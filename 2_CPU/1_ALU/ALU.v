==> flow/design.v <==
module ALU
(
	input 				clk, cin, en,
	input 	   [3:0]	op_code, A, B,
	output reg [3:0] 	Y
);
wire [5:0] OPCODE_CIN;
assign OPCODE_CIN = {op_code, cin};
always @(posedge clk)
	if (en==1'b1)
		case (OPCODE_CIN)
			5'b00000: Y = A;
			5'b00001: Y = A + 1'b1;		 
			5'b00010: Y = A + B;
			5'b00011: Y = A + B + 1'b1;
			5'b00100: Y = A + ~B + 1'b1;
			5'b00101: Y = A + ~B + 1'b1;
			5'b00110: Y = A - 1'b1;
			5'b00111: Y = A;
			5'b01000: Y = A & B;	 
			5'b01010: Y = A | B;
			5'b01100: Y = A ^ B;
			5'b01110: Y = ~A;
			5'b10000: Y = 4'b0;
			default:
				Y = 4'bx;
		endcase
endmodule
; Step by step through the tools: ALU
; What the tools print for ALU, step after step.
; Lines are those of the file above, counted from 1.
; Operators: Yosys type, input widths -> output width; for muxes data width and select width s.
; A cell with - has no value.
[inputs]
top_module = ALU
clock_port = clk
cell_library = sky130hd
lib_corner = tt_025C_1v80

; Word level
; Yosys after proc, flatten, opt, wreduce and memory -nomap, before mapping. Memory bits, and registers merged into a memory's read port (data or address), are not among the register bits. Print and check cells are not counted. Equal cells are merged and count once.
[word_totals]
wordCells = 28
out_inout_bits = 4
register_bits = 4
[op_classes]
mux = 1
n_eq = 12
n_reduce_logical = 3
n_logic = 5
add_sub_neg = 6
[op_table]
columns = op, n
row1 = $pmux 4 s11, 1
row2 = $eq 5x3->1 const B, 4
row3 = $eq 5x4->1 const B, 4
row4 = $add 4x1->4 const B, 3
row5 = $eq 5x2->1 const B, 2
row6 = $add 4x4->4, 2
row7 = $not 4->4, 2
row8 = $logic_not 6->1, 1
row9 = $eq 5x1->1 const B, 1
row10 = $eq 5x5->1 const B, 1
row11 = $reduce_or 2->1, 2
row12 = $sub 4x1->4 const B, 1
row13 = $and 4x4->4, 1
row14 = $or 4x4->4, 1
row15 = $xor 4x4->4, 1

; Logic depth
; Depth = most cells in a row (Yosys ltp): at word level without a register or memory, in the mapped netlist without a sequential cell, where the memories' decode and read muxes count.
[depth]
ltp_word = 4
ABC_AREA = 0
ltp_mapped = 10
depth_no_buf = 10

; Mapped cells and area
; Source: synth_stat.txt of the flow (Yosys; design flattened, memories mapped). It holds for the ABC_AREA given above (unset counts as 0); a run with the other value may have another netlist.
[types]
columns = cell, n
row1 = sky130_fd_sc_hd__ha_1, 14
row2 = sky130_fd_sc_hd__edfxtp_1, 4
row3 = sky130_fd_sc_hd__a21oi_1, 14
row4 = sky130_fd_sc_hd__xnor2_1, 7
row5 = sky130_fd_sc_hd__fa_1, 3
row6 = sky130_fd_sc_hd__inv_1, 15
row7 = sky130_fd_sc_hd__buf_6, 4
row8 = sky130_fd_sc_hd__clkbuf_8, 3
row9 = sky130_fd_sc_hd__a21o_1, 4
row10 = sky130_fd_sc_hd__mux2i_1, 3
row11 = sky130_fd_sc_hd__nand3_1, 6
row12 = sky130_fd_sc_hd__a32oi_1, 3
row13 = sky130_fd_sc_hd__nand2_1, 7
row14 = sky130_fd_sc_hd__nor4b_1, 3
row15 = sky130_fd_sc_hd__o32ai_1, 3
row16 = sky130_fd_sc_hd__nor3_1, 5
row17 = sky130_fd_sc_hd__o21ai_0, 5
row18 = sky130_fd_sc_hd__nor2_1, 5
; Other cell types: 30; their cells: 38.
[synth_totals]
ffs = 4
n_buf = 10
yosys_area_um2 = 1186.1
seq_area_um2 = 120.1
mapped_cells = 146

; Path before layout
; Path of least setup slack by OpenSTA after synthesis, without wires, with an ideal clock, recovery checks aside; 20% of the period is set as input and as output delay. Where synthesis merged equal registers, the netlist keeps one of their names.
[synth_timing]
path_type = input port to flip-flop
startpoint = in cin
endpoint = reg Y[2]
slack_ns = -0.114
n_path_buf = 1
setup_ns = 0.268
in_delay_ns = 0.412
period_ns = 2.06
path_stages = 8
t_first_pin_ns = 0.412
t_required_ns = 1.792
delay_ns = 1.762
arrival_ns = 1.906
synth_period_reached_ns = 2.174
; "delay_ns" is the arrival time less input delay plus setup time.
; "path_stages": output pins that drive a net of the path, with the launching flip-flop's if there is one; two outputs of one cell count as two.
; "synth_period_reached_ns" is the clock period less the worst setup slack; recovery checks do not enter. This is arithmetic on one report: input and output delays are still those of the set period (20% each).
; The rows between start and end are the longest chain of elaborated cells between them; the timing report does not say that the signal goes this way. Where chains are equally long, one stands for them.
; A line is the first line of the expression or statement that the cell stems from. Yosys adds cells for indexed reads and writes and turns some case tables into memories.
; A register here has more assigning lines than the two given.
[synth_via]
cell_sequence = sky130_fd_sc_hd__buf_2 > sky130_fd_sc_hd__or3b_4 > sky130_fd_sc_hd__nor2_2 > sky130_fd_sc_hd__inv_1 > sky130_fd_sc_hd__fa_1 > sky130_fd_sc_hd__xnor2_1 > sky130_fd_sc_hd__a21oi_1 > sky130_fd_sc_hd__nand3_1
elab_chain_cells = 3
cells_between = 16
lines_between = 1
classes_between = eq/ne (12); mux (1); reduce/logical (3)
[synth_lines]
columns = element, line_no
row1 = start: declaration, 3  ; input clk, cin, en,
row2 = $eq 5x3->1, 11  ; case (OPCODE_CIN)
row3 = $reduce_or 2->1, -
row4 = $pmux 4 s11, 11
row5 = end: assignment, 13  ; 5'b00001: Y = A + 1'b1;
row6 = end: assignment, 14  ; 5'b00010: Y = A + B;
row7 = end: declaration, 5  ; output reg [3:0] Y

; Path in the finished layout
; From the final timing report of flow run A: the path of least setup slack in the routed layout; clock arrival at registers is part of the times.
[layout_timing]
path_type = input port to flip-flop
startpoint = in B[1]
endpoint = reg Y[2]
slack_ns = 0.03
period_ns = 2.63
in_delay_ns = 0.53
t_first_pin_ns = 0.53
arrival_ns = 2.57
path_stages = 10
t_required_ns = 2.60
n_path_buf = 2
setup_ns = 0.27
; The rows between start and end are the longest chain of elaborated cells between them; the timing report does not say that the signal goes this way. Where chains are equally long, one stands for them.
; A register here has more assigning lines than the two given.
[layout_via]
cell_sequence = sky130_fd_sc_hd__clkdlybuf4s50_1 > sky130_fd_sc_hd__inv_2 > sky130_fd_sc_hd__buf_4 > sky130_fd_sc_hd__fa_1 > sky130_fd_sc_hd__inv_2 > sky130_fd_sc_hd__ha_2 > sky130_fd_sc_hd__xnor2_2 > sky130_fd_sc_hd__o32ai_1 > sky130_fd_sc_hd__a21oi_1 > sky130_fd_sc_hd__nand3_1
elab_chain_cells = 4
cells_between = 6
classes_between = add/sub (4); mux (1); logic (1)
[layout_lines]
columns = element, line_no
row1 = start: declaration, 4  ; input [3:0] op_code, A, B,
row2 = $not 4->4, 17  ; 5'b00101: Y = A + ~B + 1'b1;
row3 = $add 4x4->4, 17
row4 = $add 4x1->4, 17
row5 = $pmux 4 s11, 11  ; case (OPCODE_CIN)
row6 = end: assignment, 13  ; 5'b00001: Y = A + 1'b1;
row7 = end: assignment, 14  ; 5'b00010: Y = A + B;
row8 = end: declaration, 5  ; output reg [3:0] Y

; Top module ALU; platform sky130hd; tools Yosys and OpenROAD; 2 stored runs in no particular order. Input and output delays are each 20% of the period that was set; the output load is 0.01 pF.
; "period_reached_ns": clock period set for the run, less the worst setup slack. It is reckoned from that one timing run; input and output delays stay at 20% of the period that was set.
; By "worst_path_allowed_less_slack_ns" is meant the share of the clock period that the worst setup path is allowed (20% is reserved at inputs, 20% at outputs), minus its slack. Clock arrival times at its registers enter into it.
; "totalPower_mw": no workload was simulated; the value follows from the tool's default switching activity.

[flow run A: settings]
period_ns = 2.63
CORE_UTILIZATION = 55
CAP_MARGIN = 20
CORE_MARGIN = 2
SLEW_MARGIN = 20
[flow run A: results]
yosys_chip_area_um2 = 1186.1
total_die_area_um2 = 2544.2
finish.utilization_pct = 80.0
setup_ws_ns = 0.026
tns_ns = 0.000
totalPower_mw = 0.4377
period_reached_ns = 2.604
worst_path_allowed_less_slack_ns = 2.08
worstPathKind = input port to flip-flop

[flow run B: settings]
period_ns = 1.73
CORE_UTILIZATION = 26
SETUP_SLACK_MARGIN = 0.0
CORE_MARGIN = 7
CELL_PAD_IN_SITES_DETAIL_PLACEMENT = 2
ABC_AREA = 0
GPL_TIMING_DRIVEN = 0
CTS_CLUSTER_SIZE = 10
SLEW_MARGIN = 10
MIN_ROUTING_LAYER = met1
CAP_MARGIN = 20
[flow run B: results]
yosys_chip_area_um2 = 1186.1
total_die_area_um2 = 6649.6
finish.utilization_pct = 41.2
setup_ws_ns = -0.270
tns_ns = -0.696
totalPower_mw = 0.8149
period_reached_ns = 2.000
worst_path_allowed_less_slack_ns = 1.65
worstPathKind = input port to flip-flop
